==> flow/design.v <==
module shubham  
(
    input wire clk,
    input wire n_rst,
    input wire r_enable,
    input wire w_enable,
    input wire [82:0]w_data,
    output reg [82:0]r_data,
    output reg empty,
    output reg full
);
    reg [82:0]data1, next_data1;
    reg [82:0]data2, next_data2;    
    reg [82:0]data3, next_data3;
    reg [82:0]data4, next_data4;
    reg [2:0] w_pointer, next_w_pointer;
	reg [82:0] nextr_data;
	reg next_empty, next_full;
  always_ff @ (posedge clk, negedge n_rst)
  begin
    if(n_rst == 0)
    begin
      data1 = '0;
      data2 = '0;
      data3 = '0;
      data4 = '0;
      w_pointer = '0;
      r_data = '0;
      empty = 1;
      full = 0;
    end
    else
      begin
	 	 data1 = next_data1;
         data2 = next_data2;
         data3 = next_data3; 
         data4 = next_data4;
         w_pointer = next_w_pointer;
         r_data = nextr_data;
         empty = next_empty;
         full =next_full;
      end
  end
  always_comb begin  
      next_data1 = data1;
      next_data2 = data2;
      next_data3 = data3; 
      next_data4 = data4;
      nextr_data = r_data;
      next_w_pointer = w_pointer;
      if(w_enable) begin
      	 if(~full) begin
      	       next_w_pointer = w_pointer + 1;    
		       if(w_pointer == 0) begin
			   		next_data1 = w_data;
		       end
		       if(w_pointer == 1) begin
	 	     			next_data2 = w_data;
		       end
		       if(w_pointer == 2) begin
		          next_data3 = w_data;
		       end
		       if(w_pointer == 3) begin
		          next_data4 = w_data; 
		       end
		 end
      end
      else if(r_enable) begin
      		if(~empty) begin
      		    next_w_pointer = w_pointer - 1; 
      			nextr_data = data1;
		  		next_data1 = data2;
		  		next_data2 = data3;
		  		next_data3 = data4;
		  		next_data4 = '0;
		  	end
      end
  end
	assign next_full = (next_w_pointer == 3'b100);
	assign next_empty = (next_w_pointer == 3'b000);
endmodule
## Step by step through the tools: shubham

What the tools print for shubham, step after step.
Lines are those of the file above, counted from 1.
The mark n/a stands for no value.

| design | value |
|---|---|
| design top | shubham |
| clock | clk |
| cell library | sky130hd |
| corner | tt_025C_1v80 |

## After elaboration

Yosys after proc, flatten, opt, wreduce and memory -nomap, before mapping. Memory bits, and registers merged into a memory's read port (data or address), are not among the register bits. Print and check cells are not counted. Equal cells are merged and count once.

| bit counts | value |
|---|---|
| output and inout bits | 85 |
| word-level cells | 54 |
| bits in registers | 420 |

| cells by class | value |
|---|---|
| add/sub/neg operators | 2 |
| reductions and logical operators | 8 |
| muxes and demuxes | 24 |
| bitwise operators | 2 |
| eq/ne operators | 10 |

Operators by type and width:

| kind | count |
|---|---|
| 83-bit two-way mux | 20 |
| 4-bit AND reduction | 4 |
| 3-bit two-way mux | 4 |
| 2-bit by 1-bit != test with 1-bit output with constant B | 4 |
| 3-bit by 2-bit == test with 1-bit output with constant B | 2 |
| 3-bit zero test | 2 |
| 2-bit != test with constant B | 2 |
| 3-bit by 1-bit adder with 3-bit output with constant B | 1 |
| 3-bit by 1-bit subtractor with 3-bit output with constant B | 1 |
| 3-bit by 1-bit == test with 1-bit output with constant B | 1 |
| 3-bit == test with constant B | 1 |
| 3-bit AND reduction | 1 |
| 1-bit inverter | 2 |
| 2-bit nonzero test | 1 |

## Logic depth

Longest topological path by Yosys (ltp), each cell counted once; first at word level (registers and memories cut), then after technology mapping (sequential cells cut; the memories' decode and read muxes count).

| logic depth | value |
|---|---|
| depth after elaboration | 5 |
| ABC_AREA | 0 |
| gate-level depth with buffers | 7 |

## Mapped cells and area

Source: synth_stat.txt of the flow (Yosys; design flattened, memories mapped). It holds for the ABC_AREA given above (unset counts as 0); a run with the other value may have another netlist.
Totals and module areas in this step are rounded.

| mapped netlist | value |
|---|---|
| cells in the netlist | 1473 |
| flip-flop cells | 420 |
| cell area after synthesis | 18000 µm² |

Cells by type:

| type | count |
|---|---|
| sky130_fd_sc_hd__dfrtp_1 | 419 |
| sky130_fd_sc_hd__mux2i_1 | 250 |
| sky130_fd_sc_hd__a21oi_1 | 251 |
| sky130_fd_sc_hd__mux2_2 | 84 |
| sky130_fd_sc_hd__nor2_1 | 250 |
| sky130_fd_sc_hd__a22o_1 | 83 |
| sky130_fd_sc_hd__buf_2 | 84 |
| sky130_fd_sc_hd__buf_4 | 14 |
| sky130_fd_sc_hd__ha_1 | 6 |
| sky130_fd_sc_hd__dfstp_2 | 1 |
| sky130_fd_sc_hd__nor3b_2 | 2 |
| sky130_fd_sc_hd__a21o_1 | 3 |
| sky130_fd_sc_hd__buf_1 | 6 |
| sky130_fd_sc_hd__xnor2_1 | 2 |
| sky130_fd_sc_hd__clkbuf_1 | 4 |
| sky130_fd_sc_hd__inv_1 | 4 |
| sky130_fd_sc_hd__a221o_1 | 1 |
| sky130_fd_sc_hd__o21ai_0 | 2 |

Other cell types: 7; their cells: 7.

## Worst setup path after synthesis

Path of least setup slack by OpenSTA after synthesis, without wires, with an ideal clock, recovery checks aside; 20% of the period is set as input and as output delay. Where synthesis merged equal registers, the netlist keeps one of their names.

| path post-synthesis | value |
|---|---|
| path kind | reg-to-reg |
| start point | register w_pointer[0] |
| end point | register data4[12] |
| library setup time | 121 ps |
| stages | 7 |
| slack | 701 ps |
| clock period | 2350 ps |
| path delay | 1649 ps |
| path buffers | 2 |
| arrival time | 1528 ps |
| synthesis period reached | 1649 ps |

"path delay" = arrival - input delay + setup time.
"stages": output pins that drive a net of the path, with the launching flip-flop's if there is one; two outputs of one cell count as two.
"synthesis period reached" = period - worst setup slack (recovery checks aside). The figure is calculated, with input and output delays left at 20% of the set period.
The rows between start and end are the longest chain of elaborated cells between them; the timing report does not say that the signal goes this way. Where chains are equally long, one stands for them.
Each line given opens the expression or statement behind the cell; cells for indexed reads and writes are added by Yosys, which also makes memories of some case tables.

| between the ends, post-synthesis | value |
|---|---|
| cells stage by stage | sky130_fd_sc_hd__dfrtp_1 -> sky130_fd_sc_hd__ha_1 -> sky130_fd_sc_hd__ha_1 -> sky130_fd_sc_hd__and3_1 -> sky130_fd_sc_hd__buf_2 -> sky130_fd_sc_hd__buf_1 -> sky130_fd_sc_hd__a22o_1 |
| cells in the longest elaborated chain | 4 |

Ends and longest elaborated chain, post-synthesis:

| item | line | RTL |
|---|---|---|
| start: declaration | 16 | `reg [2:0] w_pointer, next_w_pointer;` |
| start: assignment | 27 | `w_pointer = '0;` |
| start: assignment | 38 | `w_pointer = next_w_pointer;` |
| 3-bit by 2-bit == test with 1-bit output | 63 | `if(w_pointer == 3) begin` |
| 83-bit two-way mux | 63 |  |
| 83-bit two-way mux | 52 | `if(~full) begin` |
| 83-bit two-way mux | 51 | `if(w_enable) begin` |
| end: assignment | 26 | `data4 = '0;` |
| end: assignment | 37 | `data4 = next_data4;` |
| end: declaration | 15 | `reg [82:0]data4, next_data4;` |

## Path in the finished layout

From the final timing report of job 1: the path of least setup slack in the routed layout; clock arrival at registers is part of the times.
The path's times are printed in steps of 10 ps; the period is the one set.

| path after layout | value |
|---|---|
| path kind | reg-to-output |
| start point | register r_data[57] |
| end point | output port r_data[57] |
| clock period | 2000 ps |
| path buffers | 1 |
| stages | 2 |
| arrival time | 1530 ps |
| slack | 70 ps |

| between the ends, after layout | value |
|---|---|
| cells stage by stage | sky130_fd_sc_hd__dfrtp_1 -> sky130_fd_sc_hd__clkdlybuf4s50_1 |
| cells in the longest elaborated chain | 0 |

Ends and longest elaborated chain, after layout:

| item | line | RTL |
|---|---|---|
| start: declaration | 8 | `output reg [82:0]r_data,` |
| start: assignment | 28 | `r_data = '0;` |
| start: assignment | 39 | `r_data = nextr_data;` |
| end: declaration | 8 |  |

Flow measurements of shubham on sky130hd: 2 stored runs with different settings, listed in no order. Input and output delays are each 20% of the period that was set; the output load is 0.01 pF.
"period reached": clock period set for the run, less the worst setup slack. It is reckoned from that one timing run; input and output delays stay at 20% of the period that was set.
"worst path time" means the part of the period allowed to the worst setup path (the constraints hold back 20% at inputs and 20% at outputs) less its slack; where the path has registers, the arrival times of their clocks count too.
"total power of the final layout": no workload was simulated; the value follows from the tool's default switching activity.
"worst path time" is given in steps of 10 ps.
Results are given in rounded form.

## Job 1

==> flow/run.sh <==
#!/bin/bash
# the make line also repeats the synthesis and layout settings of config.mk as NAME=value (left out here)
make -C /OpenROAD-flow-scripts/flow DESIGN_CONFIG=/design/flow/config.mk WORK_HOME=/design/flow/orfs CLKGATE_MAP_FILE= finish
==> flow/config.mk <==
export PLATFORM = sky130hd
export DESIGN_NAME = shubham
export DESIGN_NICKNAME = shubham
export VERILOG_FILES = /design/flow/design.v
export SDC_FILE = /design/flow/constraint.sdc
export NUM_CORES = 4
export LEC_CHECK = 0
export CAP_MARGIN = 20
export CORE_MARGIN = 2
export CORE_UTILIZATION = 40
export SETUP_SLACK_MARGIN = -0.05
export SLEW_MARGIN = 20
==> flow/constraint.sdc <==
create_clock -name core_clock -period 2.0 [get_ports {clk}]
set_input_delay 0.4000 -clock core_clock [delete_from_list [all_inputs] [get_ports {clk}]]
set_output_delay 0.4000 -clock core_clock [all_outputs]
set_load 0.01 [all_outputs]

| result of job 1 | value |
|---|---|
| total power of the final layout | 0.033 W |
| netlist area reported by Yosys | 18000 µm² |
| worst path time | 1530 ps |
| critical path type | reg-to-output |
| utilization after routing | 51% |
| area inside the die boundary | 46000 µm² |
| standard-cell area of the final layout | 22000 µm² |
| total negative slack | 0 ps |
| period reached | 1934 ps |
| setup slack of the worst path | 66 ps |

## Job 2

==> flow/run.sh <==
#!/bin/bash
# the make line also repeats the synthesis and layout settings of config.mk as NAME=value (left out here)
make -C /OpenROAD-flow-scripts/flow DESIGN_CONFIG=/design/flow/config.mk WORK_HOME=/design/flow/orfs CLKGATE_MAP_FILE= finish
==> flow/config.mk <==
export PLATFORM = sky130hd
export DESIGN_NAME = shubham
export DESIGN_NICKNAME = shubham
export VERILOG_FILES = /design/flow/design.v
export SDC_FILE = /design/flow/constraint.sdc
export NUM_CORES = 4
export LEC_CHECK = 0
export CAP_MARGIN = 20
export CORE_ASPECT_RATIO = 1.22
export CORE_MARGIN = 2
export CORE_UTILIZATION = 39
export CTS_CLUSTER_SIZE = 69
export MAX_ROUTING_LAYER = met5
export MIN_ROUTING_LAYER = met2
export SETUP_SLACK_MARGIN = 0.28
export SLEW_MARGIN = 20
==> flow/constraint.sdc <==
create_clock -name core_clock -period 1.46 [get_ports {clk}]
set_input_delay 0.2920 -clock core_clock [delete_from_list [all_inputs] [get_ports {clk}]]
set_output_delay 0.2920 -clock core_clock [all_outputs]
set_load 0.01 [all_outputs]

| result of job 2 | value |
|---|---|
| total power of the final layout | 0.048 W |
| netlist area reported by Yosys | 18000 µm² |
| worst path time | 1660 ps |
| critical path type | reg-to-reg |
| utilization after routing | 52% |
| area inside the die boundary | 47000 µm² |
| standard-cell area of the final layout | 23000 µm² |
| total negative slack | -54000 ps |
| period reached | 1664 ps |
| setup slack of the worst path | -200 ps |
